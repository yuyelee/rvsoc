==> flow/design.v <==
module core_regfile(
    input  logic clk, rstn,                    
    input  logic rd_latch,                     
    input  logic        i_re1,                 
    input  logic [4:0]  i_raddr1,              
    output logic [31:0] o_rdata1,              
    input  logic        i_re2,                 
    input  logic [4:0]  i_raddr2,
    output logic [31:0] o_rdata2,
    input  logic        i_forward1,
    input  logic [4:0]  i_faddr1,
    input  logic [31:0] i_fdata1,
    input  logic        i_forward2,
    input  logic [4:0]  i_faddr2,
    input  logic [31:0] i_fdata2,
    input  logic        i_we,
    input  logic [4:0]  i_waddr,
    input  logic [31:0] i_wdata
);
logic [31:0] regfile [0:31];            
logic [31:0] reg_rdata1 = 0, reg_rdata2 = 0;
logic from_fw1 = 0, from_fw2 = 0;
logic [31:0] forward_data1 = 0, forward_data2 = 0;
assign o_rdata1 = from_fw1 ? forward_data1 : reg_rdata1;
assign o_rdata2 = from_fw2 ? forward_data2 : reg_rdata2;
always_ff @(posedge clk or negedge rstn)
    if(~rstn) begin
        from_fw1      <= 1'b0;
        forward_data1 <= 32'd0;
    end else begin
        if(rd_latch) begin
            from_fw1      <= 1'b1;
            forward_data1 <= o_rdata1;  
        end else if(~i_re1 || i_raddr1 == 5'd0) begin
            from_fw1      <= 1'b1;
            forward_data1 <= 32'd0;     
        end else if(i_forward1 && i_faddr1 == i_raddr1) begin
            from_fw1      <= 1'b1;
            forward_data1 <= i_fdata1;
        end else if(i_forward2 && i_faddr2 == i_raddr1) begin
            from_fw1      <= 1'b1;
            forward_data1 <= i_fdata2;
        end else if(i_we && i_waddr == i_raddr1) begin
            from_fw1      <= 1'b1;
            forward_data1 <= i_wdata;
        end else begin
            from_fw1      <= 1'b0;
            forward_data1 <= 32'd0;
        end
    end
always_ff @(posedge clk or negedge rstn)
    if(~rstn) begin
        from_fw2      <= 1'b0;
        forward_data2 <= 32'd0;
    end else begin
        if(rd_latch) begin
            from_fw2      <= 1'b1;
            forward_data2 <= o_rdata2;
        end else if(~i_re2 || i_raddr2 == 5'd0) begin
            from_fw2      <= 1'b1;
            forward_data2 <= 32'd0;
        end else if(i_forward1 && i_faddr1 == i_raddr2) begin
            from_fw2      <= 1'b1;
            forward_data2 <= i_fdata1;
        end else if(i_forward2 && i_faddr2 == i_raddr2) begin
            from_fw2      <= 1'b1;
            forward_data2 <= i_fdata2;
        end else if(i_we && i_waddr == i_raddr2) begin
            from_fw2      <= 1'b1;
            forward_data2 <= i_wdata;
        end else begin
            from_fw2      <= 1'b0;
            forward_data2 <= 32'd0;
        end
    end
always_ff @(posedge clk)
    reg_rdata1 <= regfile[i_raddr1];
always_ff @(posedge clk)
    reg_rdata2 <= regfile[i_raddr2];
always_ff @(posedge clk)
    if(i_we && i_waddr != 5'd0)
        regfile[i_waddr] <= i_wdata;
endmodule
Step by step through the tools: core_regfile
The steps from the RTL of core_regfile to its reports follow in flow order.
Lines are those of the file above, counted from 1.
Cell names lack the library's common part.
{"block": "design", "top": "core_regfile", "clock_port": "clk", "lib": "sky130hd", "corner": "tt_025C_1v80"}

After elaboration
Counts by Yosys on the flattened word-level netlist (proc, flatten, opt, wreduce; memories kept). Register bits leave out memories and registers merged into their read ports (data or address); mux counts leave out enables and synchronous resets folded into registers. Print and check cells are left out. Cells with the same type and inputs are merged into one.
Memory sizes are those after Yosys's memory passes, which may raise the word count (mostly to a power of two), join words into wider ones and drop unused or constant bits.
{"block": "word_totals", "regBits": 66, "latchBits": 0, "ram_bits": 1024, "mem_bits_ro": 0, "clocked_rd_ports_x_width": 64, "n_memories": 1, "inputBits": 129, "out_inout_bits": 64, "word_cells": 50}
{"block": "mem_list", "memory": "regfile", "words": 32, "width": 32, "rd": 2, "wr": 1, "line": 20, "source": "logic [31:0] regfile [0:31];"}
{"block": "op_classes", "n_addsub": 0, "mul": 0, "div": 0, "n_cmp": 0, "n_eq": 6, "shift": 0, "mux": 25, "bitwise": 2, "n_reduce_logical": 12}
{"block": "ops", "op": "32-bit 2-to-1 mux", "n": 13}
{"block": "ops", "op": "5-bit == test", "n": 6}
{"block": "ops", "op": "1-bit 2-to-1 mux", "n": 11}
{"block": "ops", "op": "5-bit logical NOT", "n": 2}
{"block": "ops", "op": "1-bit logical AND", "n": 7}
{"block": "ops", "op": "5-bit nonzero test", "n": 1}
{"block": "ops", "op": "5-bit 2-to-1 mux", "n": 1}
{"block": "ops", "op": "1-bit logical OR", "n": 2}
{"block": "ops", "op": "1-bit inverter", "n": 2}

Depth
Yosys ltp: most cells in a row. Word level: on the elaborated netlist, between registers, memories and ports. Mapped: between sequential cells and ports; inverters and the memories' decode and read muxes count.
{"block": "logic_depth", "depth_word": 7, "ABC_AREA": 0, "depth_mapped": 9, "ltp_nobuf": 5}

After synthesis
The flow's flattened synthesis, as Yosys stat reports it; memories are mapped. The netlist is that of the ABC_AREA named above (0 if unset); the other value can give another one.
Totals and module areas in this step are rounded.
{"block": "mapped", "mapped_cells": 2960, "yosys_area_um2": 53800, "seq_area_um2": 33700, "ffs": 1154, "n_buf": 267}
{"block": "by_type", "cell_type": "edfxtp_1", "n": 1024, "type_area_um2": 3.07E+04}
{"block": "by_type", "cell_type": "mux4_2", "n": 502, "type_area_um2": 1.13E+04}
{"block": "by_type", "cell_type": "dfrtp_1", "n": 66, "type_area_um2": 1.65E+03}
{"block": "by_type", "cell_type": "mux2_2", "n": 122, "type_area_um2": 1.37E+03}
{"block": "by_type", "cell_type": "dfxtp_1", "n": 64, "type_area_um2": 1.28E+03}
{"block": "by_type", "cell_type": "mux2i_1", "n": 124, "type_area_um2": 1241.19}
{"block": "by_type", "cell_type": "a221oi_1", "n": 97, "type_area_um2": 849.565}
{"block": "by_type", "cell_type": "a21oi_1", "n": 107, "type_area_um2": 535.514}
{"block": "by_type", "cell_type": "clkbuf_1", "n": 137, "type_area_um2": 514.243}
{"block": "by_type", "cell_type": "nand2_1", "n": 101, "type_area_um2": 379.114}
{"block": "by_type", "cell_type": "buf_2", "n": 72, "type_area_um2": 360.346}
{"block": "by_type", "cell_type": "a221o_1", "n": 31, "type_area_um2": 310.298}
{"block": "by_type", "cell_type": "buf_4", "n": 35, "type_area_um2": 262.752}
{"block": "by_type", "cell_type": "nand3_1", "n": 49, "type_area_um2": 245.235}
{"block": "by_type", "cell_type": "nor2_1", "n": 62, "type_area_um2": 232.723}
{"block": "by_type", "cell_type": "and2_1", "n": 34, "type_area_um2": 212.704}
{"block": "by_type", "cell_type": "xnor2_1", "n": 24, "type_area_um2": 210.202}
{"block": "by_type", "cell_type": "a311oi_1", "n": 21, "type_area_um2": 183.926}
Other cell types: 27; their cells: 288.

Worst setup path after synthesis
Source: OpenSTA report_checks on the synthesized netlist (no wires, ideal clock, input and output delay 20% of the period each), path of least setup slack; recovery checks are left aside. Register names are those of the netlist, which keeps one name where synthesis merged equal registers.
{"block": "synth_path", "path_type": "input to register", "startpoint": "input port i_waddr[3]", "endpoint": "memory regfile[8][0]", "clock_period_ns": 4.95, "input_delay_ns": 0.990, "setup_time_ns": 0.461, "launch_ns": 0.990, "arrival_time_ns": 3.914, "required_time_ns": 4.489, "path_slack_ns": 0.575, "path_delay_ns": 3.385, "stages": 4, "path_buffers": 1, "period_less_setup_slack_ns": 4.375}
"path_delay_ns" = arrival - input delay + setup time.
"stages": output pins that drive a net of the path, with the launching flip-flop's if there is one; two outputs of one cell count as two.
"period_less_setup_slack_ns" is the clock period less the worst setup slack; recovery checks do not enter. This is arithmetic on one report: input and output delays are still those of the set period (20% each).
The rows between start and end are the longest chain of elaborated cells between them; the timing report does not say that the signal goes this way. Where chains are equally long, one stands for them.
Each line given opens the expression or statement behind the cell; cells for indexed reads and writes are added by Yosys, which also makes memories of some case tables.
Only ways into the end's enable, where the timed path ends, are counted here.
{"block": "synth_between", "cell_sequence": "clkbuf_1 -> nand2_1 -> or3_1 -> nor3_1", "elab_chain_cells": 3, "cone_cells": 4, "lines_between": 1, "classes_between": "2 x mux; 2 x reduce/logical"}
{"block": "synth_lines", "element": "start, declared", "line": 17, "source": "input  logic [4:0]  i_waddr,"}
{"block": "synth_lines", "element": "5-bit nonzero test", "line": 81, "source": "if(i_we && i_waddr != 5'd0)"}
{"block": "synth_lines", "element": "1-bit logical AND", "line": 81}
{"block": "synth_lines", "element": "5-bit 2-to-1 mux", "line": 81}
{"block": "synth_lines", "element": "end, declared", "line": 20, "source": "logic [31:0] regfile [0:31];"}

Worst path after layout
Path of least setup slack in the final report of job 2 (OpenROAD, finished layout, wires in). Where an end is a register, its clock arrival counts in the times.
{"block": "layout_path", "path_type": "register to output", "startpoint": "register from_fw2", "endpoint": "output port o_rdata2[13]", "clock_period_ns": 6.76, "output_delay_ns": 1.35, "launch_ns": 0.69, "arrival_time_ns": 3.06, "required_time_ns": 5.41, "path_slack_ns": 2.35, "stages": 4, "path_buffers": 2}
The rows between start and end are the longest chain of elaborated cells between them; the timing report does not say that the signal goes this way. Where chains are equally long, one stands for them.
A register here has more assigning lines than the two given.
{"block": "layout_between", "cell_sequence": "dfrtp_1 -> buf_4 -> mux2_2 -> clkdlybuf4s50_1", "elab_chain_cells": 1, "cone_cells": 1, "lines_between": 1, "classes_between": "1 x mux"}
{"block": "layout_lines", "element": "start, declared", "line": 22, "source": "logic from_fw1 = 0, from_fw2 = 0;"}
{"block": "layout_lines", "element": "start, assigned", "line": 53, "source": "from_fw2      <= 1'b0;"}
{"block": "layout_lines", "element": "start, assigned", "line": 57, "source": "from_fw2      <= 1'b1;"}
{"block": "layout_lines", "element": "32-bit 2-to-1 mux", "line": 25, "source": "assign o_rdata2 = from_fw2 ? forward_data2 : reg_rdata2;"}
{"block": "layout_lines", "element": "end, declared", "line": 9, "source": "output logic [31:0] o_rdata2,"}

Subject: flow runs of core_regfile

Hi,

2 stored runs of core_regfile in the flow (synthesis by Yosys, layout by OpenROAD, sky130hd cells), in arbitrary order. Constraints: input delay and output delay 20% of the set period each, output load 0.01 pF.
"timing.achieved_period_ns" is the run's clock period less its worst setup slack. It is reckoned from that one timing run; input and output delays stay at 20% of the period that was set.
By "timing.worst_path_ns" is meant the share of the clock period that the worst setup path is allowed (20% is reserved at inputs, 20% at outputs), minus its slack. Clock arrival times at its registers enter into it.
"total_power_w" rests on the timing tool's default activity at the inputs, not on a simulated workload.
The measured numbers are rounded.

{"run": "job 1", "settings": { "period_ns": 3.63, "CORE_UTILIZATION": 62, "PLACE_DENSITY_LB_ADDON": 0.0, "CORE_MARGIN": 3, "CELL_PAD_IN_SITES_GLOBAL_PLACEMENT": 1, "CELL_PAD_IN_SITES_DETAIL_PLACEMENT": 1, "TNS_END_PERCENT": 90, "GPL_TIMING_DRIVEN": 0, "CTS_CLUSTER_DIAMETER": 373, "CAP_MARGIN": 5, "MAX_ROUTING_LAYER": "met5", "SLEW_MARGIN": 20 }, "outcome": "stopped before the end: clock tree synthesis reported DPL-0033"}
{"run": "job 2", "settings": { "period_ns": 6.76, "CORE_UTILIZATION": 65, "SETUP_SLACK_MARGIN": -0.2, "PLACE_DENSITY_LB_ADDON": 0.24, "CORE_ASPECT_RATIO": 0.78, "CORE_MARGIN": 2, "CELL_PAD_IN_SITES_GLOBAL_PLACEMENT": 1, "TNS_END_PERCENT": 45, "CTS_CLUSTER_DIAMETER": 142, "SLEW_MARGIN": 25, "CAP_MARGIN": 20 }, "results": { "yosys_chip_area_um2": 53800, "timing.worst_path_ns": 3.06, "critical_path_type": "register to output", "final_util_pct": 74.4, "final_cell_area_um2": 61200, "die_um2": 85100, "timing.achieved_period_ns": 4.411, "timing.setup.tns_ns": 0.000, "setup_ws_ns": 2.35, "timing.hold.ws_ns": 0.617, "total_power_w": 0.0162 }}

Regards
