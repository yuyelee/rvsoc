==> flow/design.v <==
module core_instr_bus_adapter(
    input  logic        clk, rstn,              
    input  logic [31:0] i_boot_addr,            
    input  logic        i_stall,                
    input  logic        i_bus_disable,          
    input  logic        i_ex_jmp,               
    input  logic        i_id_jmp,               
    input  logic [31:0] i_ex_target,            
    input  logic [31:0] i_id_target,            
    output logic [31:0] o_pc,                   
    output logic [31:0] o_instr,                
    naive_bus.master  bus_master                
);
logic [31:0] npc;                  
logic [31:0] instr_hold = 32'd0;   
logic        bus_busy   = 1'b0;    
logic        stall_n    = 1'b0;    
initial o_pc = 32'd0;
assign bus_master.wr_req  = 1'b0;
assign bus_master.wr_be   = 4'b0000;
assign bus_master.wr_addr = 32'd0;
assign bus_master.wr_data = 32'd0;
assign bus_master.rd_req  = ~i_bus_disable;
assign bus_master.rd_be   = {4{~i_bus_disable}};
assign bus_master.rd_addr = npc;
always_comb begin
    if(i_ex_jmp)
        npc = i_ex_target;
    else if(i_id_jmp)
        npc = i_id_target;
    else if(i_bus_disable || bus_busy)
        npc = o_pc;            
    else
        npc = o_pc + 4;        
end
always_ff @(posedge clk or negedge rstn)
    if(~rstn) begin
        stall_n     <= 1'b0;
        bus_busy    <= 1'b0;
        instr_hold  <= 32'd0;
    end else begin
        stall_n     <= ~i_stall;
        bus_busy    <= bus_master.rd_req & ~bus_master.rd_gnt;
        instr_hold  <= o_instr;
    end
always_comb begin
    if(~stall_n)
        o_instr = instr_hold;                       
    else if(i_ex_jmp || bus_busy)
        o_instr = 32'd0;                            
    else
        o_instr = bus_master.rd_data;              
end
always_ff @(posedge clk)
    if(~rstn)
        o_pc <= {i_boot_addr[31:2], 2'b00} - 32'd4;  
    else
        o_pc <= npc;
endmodule
## Step by step through the tools: core_instr_bus_adapter

The steps from the RTL of core_instr_bus_adapter to its reports follow in flow order.
Line numbers count from 1 in the design file above.
Operators: Yosys type, input widths -> output width; for muxes data width and select width s.
Library cell names are shortened.
The mark n/a stands for no value.

| set-up | value |
|---|---|
| top module | core_instr_bus_adapter |
| clock input | clk |
| library | sky130hd |
| library corner | tt_025C_1v80 |

## Word-level counts

Source: Yosys, flattened and elaborated, memories not mapped. Widths are those after wreduce. Registers that Yosys merges into a memory's read port (data or address) are not register bits. Print and check cells do not count. Equal cells are merged and count once.

| storage and ports | value |
|---|---|
| register bits | 66 |
| word-level cells | 19 |

| cells by class | value |
|---|---|
| mux-type cells | 6 |
| equality and inequality tests | 1 |
| add/sub/neg operators | 2 |
| bitwise gates (word level) | 4 |
| reduce/logical cells | 2 |

Operators with widths:

| cell | count |
|---|---|
| $mux 32 | 5 |
| $add 32x3->32 const B | 1 |
| $sub 32x3->32 const B | 1 |
| $ne 4x4->1 const B | 1 |
| $not 1->1 | 3 |
| $logic_or 1x1->1 | 2 |
| $and 1x1->1 | 1 |
| $mux 1 | 1 |

## Logic depth

Longest topological path by Yosys (ltp), each cell counted once; first at word level (registers and memories cut), then after technology mapping (sequential cells cut; the memories' decode and read muxes count).

| depth | value |
|---|---|
| depth after elaboration | 5 |
| ABC_AREA | 0 |
| gate-level depth with buffers | 8 |
| depth with buffers taken out | 7 |

## After synthesis

Source: synth_stat.txt of the flow (Yosys; design flattened, memories mapped). It holds for the ABC_AREA given above (unset counts as 0); a run with the other value may have another netlist.

Cells by type:

| cell | count | area in all (um^2) |
|---|---|---|
| edfxtp_1 | 32 | 960.922 |
| dfrtp_1 | 33 | 825.792 |
| nor2b_1 | 34 | 212.704 |
| xnor2_1 | 22 | 192.685 |
| xor2_1 | 16 | 140.134 |
| nand2_1 | 30 | 112.608 |
| nor2_1 | 27 | 101.347 |
| a221o_1 | 10 | 100.096 |
| o21ai_0 | 20 | 100.096 |
| nor4_1 | 15 | 93.84 |
| nand3_1 | 18 | 90.086 |
| or4_1 | 11 | 82.579 |
| nor3_1 | 15 | 75.072 |
| mux2i_1 | 7 | 70.067 |
| nand4_1 | 11 | 68.816 |
| clkbuf_1 | 18 | 67.565 |
| a2bb2oi_1 | 7 | 61.309 |
| a21oi_1 | 12 | 60.058 |

Not listed: further types 32, cells in them 85.

| synthesis totals | value |
|---|---|
| chip area (Yosys) | 4040.1 um^2 |
| flip-flop cells | 65 |
| sequential part of the area | 1786.7 um^2 |
| cells in the netlist | 423 |

## Worst setup path after synthesis

OpenSTA on the mapped netlist: ideal clock, no wires. The path of least setup slack (recovery checks aside). Input and output delay are each 20% of the period. Register names are those of the netlist, which keeps one name where synthesis merged equal registers.

| path after synthesis | value |
|---|---|
| kind | input to register |
| start | input i_boot_addr[10] |
| end | register o_pc[19] |
| stages on the path | 5 |
| delay of the path | 2.032 ns |
| slack | 1.152 ns |
| arrival | 2.561 ns |
| clock period | 3.98 ns |
| path buffers | 0 |
| input delay | 0.796 ns |
| period reached after synthesis | 2.828 ns |

"delay of the path" = arrival - input delay + setup time.
"stages on the path" counts driving pins, that of a launching flip-flop among them; a cell with two outputs on the path counts twice.
"period reached after synthesis" is the clock period less the worst setup slack; recovery checks do not enter. This is arithmetic on one report: input and output delays are still those of the set period (20% each).
Between the ends stands the longest chain of elaborated cells between them, by number of cells; it is not shown to be the way that was timed. Of several equally long chains one is given.
A line is the first line of the expression or statement that the cell stems from. Yosys adds cells for indexed reads and writes and turns some case tables into memories.

| between the ends, after synthesis | value |
|---|---|
| cell sequence | or4_4 > or4_4 > or4_4 > xor2_1 > a2bb2oi_2 |
| cells in the longest elaborated chain | 2 |
| elaborated cells between the ends (all ways) | 2 |
| classes of those cells | add/sub (1); mux (1) |

Ends and longest elaborated chain, after synthesis:

| item | line | RTL |
|---|---|---|
| from (decl) | 3 | `input  logic [31:0] i_boot_addr,` |
| $sub 32x3->32 | 56 | `o_pc <= {i_boot_addr[31:2], 2'b00} - 32'd4;` |
| $mux 32 | 55 | `if(~rstn)` |
| to (assign) | 56 |  |
| to (assign) | 58 | `o_pc <= npc;` |
| to (decl) | 10 | `output logic [31:0] o_pc,` |

## Timing after layout

From the final timing report of run 1: the path of least setup slack in the routed layout; clock arrival at registers is part of the times.

| path post-layout | value |
|---|---|
| kind | input to register |
| start | input i_boot_addr[9] |
| end | register o_pc[30] |
| clock period | 4.41 ns |
| stages on the path | 6 |
| path buffers | 1 |
| arrival | 3.50 ns |
| input delay | 0.88 ns |
| slack | 1.07 ns |

Between the ends stands the longest chain of elaborated cells between them, by number of cells; it is not shown to be the way that was timed. Of several equally long chains one is given.

| between the ends, post-layout | value |
|---|---|
| cell sequence | clkdlybuf4s50_1 > nor4_1 > nand4_1 > nor4_1 > mux2_2 > a211oi_1 |
| cells in the longest elaborated chain | 2 |
| elaborated cells between the ends (all ways) | 2 |
| classes of those cells | add/sub (1); mux (1) |

Ends and longest elaborated chain, post-layout:

| item | line | RTL |
|---|---|---|
| from (decl) | 3 | `input  logic [31:0] i_boot_addr,` |
| $sub 32x3->32 | 56 | `o_pc <= {i_boot_addr[31:2], 2'b00} - 32'd4;` |
| $mux 32 | 55 | `if(~rstn)` |
| to (assign) | 56 |  |
| to (assign) | 58 | `o_pc <= npc;` |
| to (decl) | 10 | `output logic [31:0] o_pc,` |

Appendix: measured runs

Settings and measured results of 2 stored flow runs for module core_instr_bus_adapter (sky130hd), not sorted in any way. The constraints put input and output delay at 20% of the set period each and load the outputs with 0.01 pF.
"period achieved" means the clock period less the worst setup slack. The figure is calculated, with input and output delays left at 20% of the set period.
"allowed time less slack (worst setup path)" means the part of the period allowed to the worst setup path (the constraints hold back 20% at inputs and 20% at outputs) less its slack; where the path has registers, the arrival times of their clocks count too.
By "total power after layout" is meant OpenSTA's value without simulated activity: inputs other than the clock are taken to toggle once in ten clock periods, and the tool carries that through the logic.

#### Run 1

| setting | value |
|---|---|
| period_ns | `4.41` |
| CORE_UTILIZATION | `31` |
| CORE_ASPECT_RATIO | `1.87` |
| CORE_MARGIN | `2` |
| CELL_PAD_IN_SITES_DETAIL_PLACEMENT | `0` |
| GPL_TIMING_DRIVEN | `1` |
| GPL_ROUTABILITY_DRIVEN | `1` |
| CAP_MARGIN | `0` |
| SLEW_MARGIN | `10` |

| result | value |
|---|---|
| period achieved | 3.336 ns |
| post-layout utilization | 47.9% |
| final setup TNS | 0.000 ns |
| smallest setup slack | 1.074 ns |
| area of the die | 14006.4 um^2 |
| total power after layout | 1845 uW |
| synthesized cell area | 4040.1 um^2 |
| allowed time less slack (worst setup path) | 2.45 ns |
| critical path type | input to register |
| standard-cell area after routing | 6153.4 um^2 |

#### Run 2

| setting | value |
|---|---|
| period_ns | `1.72` |
| CORE_UTILIZATION | `21` |
| SETUP_SLACK_MARGIN | `0.16` |
| PLACE_DENSITY_LB_ADDON | `0.08` |
| CORE_ASPECT_RATIO | `1.1` |
| CORE_MARGIN | `10` |
| CELL_PAD_IN_SITES_GLOBAL_PLACEMENT | `0` |
| ABC_AREA | `1` |
| GPL_TIMING_DRIVEN | `1` |
| GPL_ROUTABILITY_DRIVEN | `1` |
| CAP_MARGIN | `20` |
| SLEW_MARGIN | `5` |
| MIN_ROUTING_LAYER | `met1` |

| result | value |
|---|---|
| period achieved | 1.747 ns |
| post-layout utilization | 43.4% |
| final setup TNS | -0.028 ns |
| smallest setup slack | -0.027 ns |
| area of the die | 27808.3 um^2 |
| total power after layout | 5415 uW |
| synthesized cell area | 4521.8 um^2 |
| allowed time less slack (worst setup path) | 1.75 ns |
| critical path type | register to register |
| standard-cell area after routing | 9215.1 um^2 |
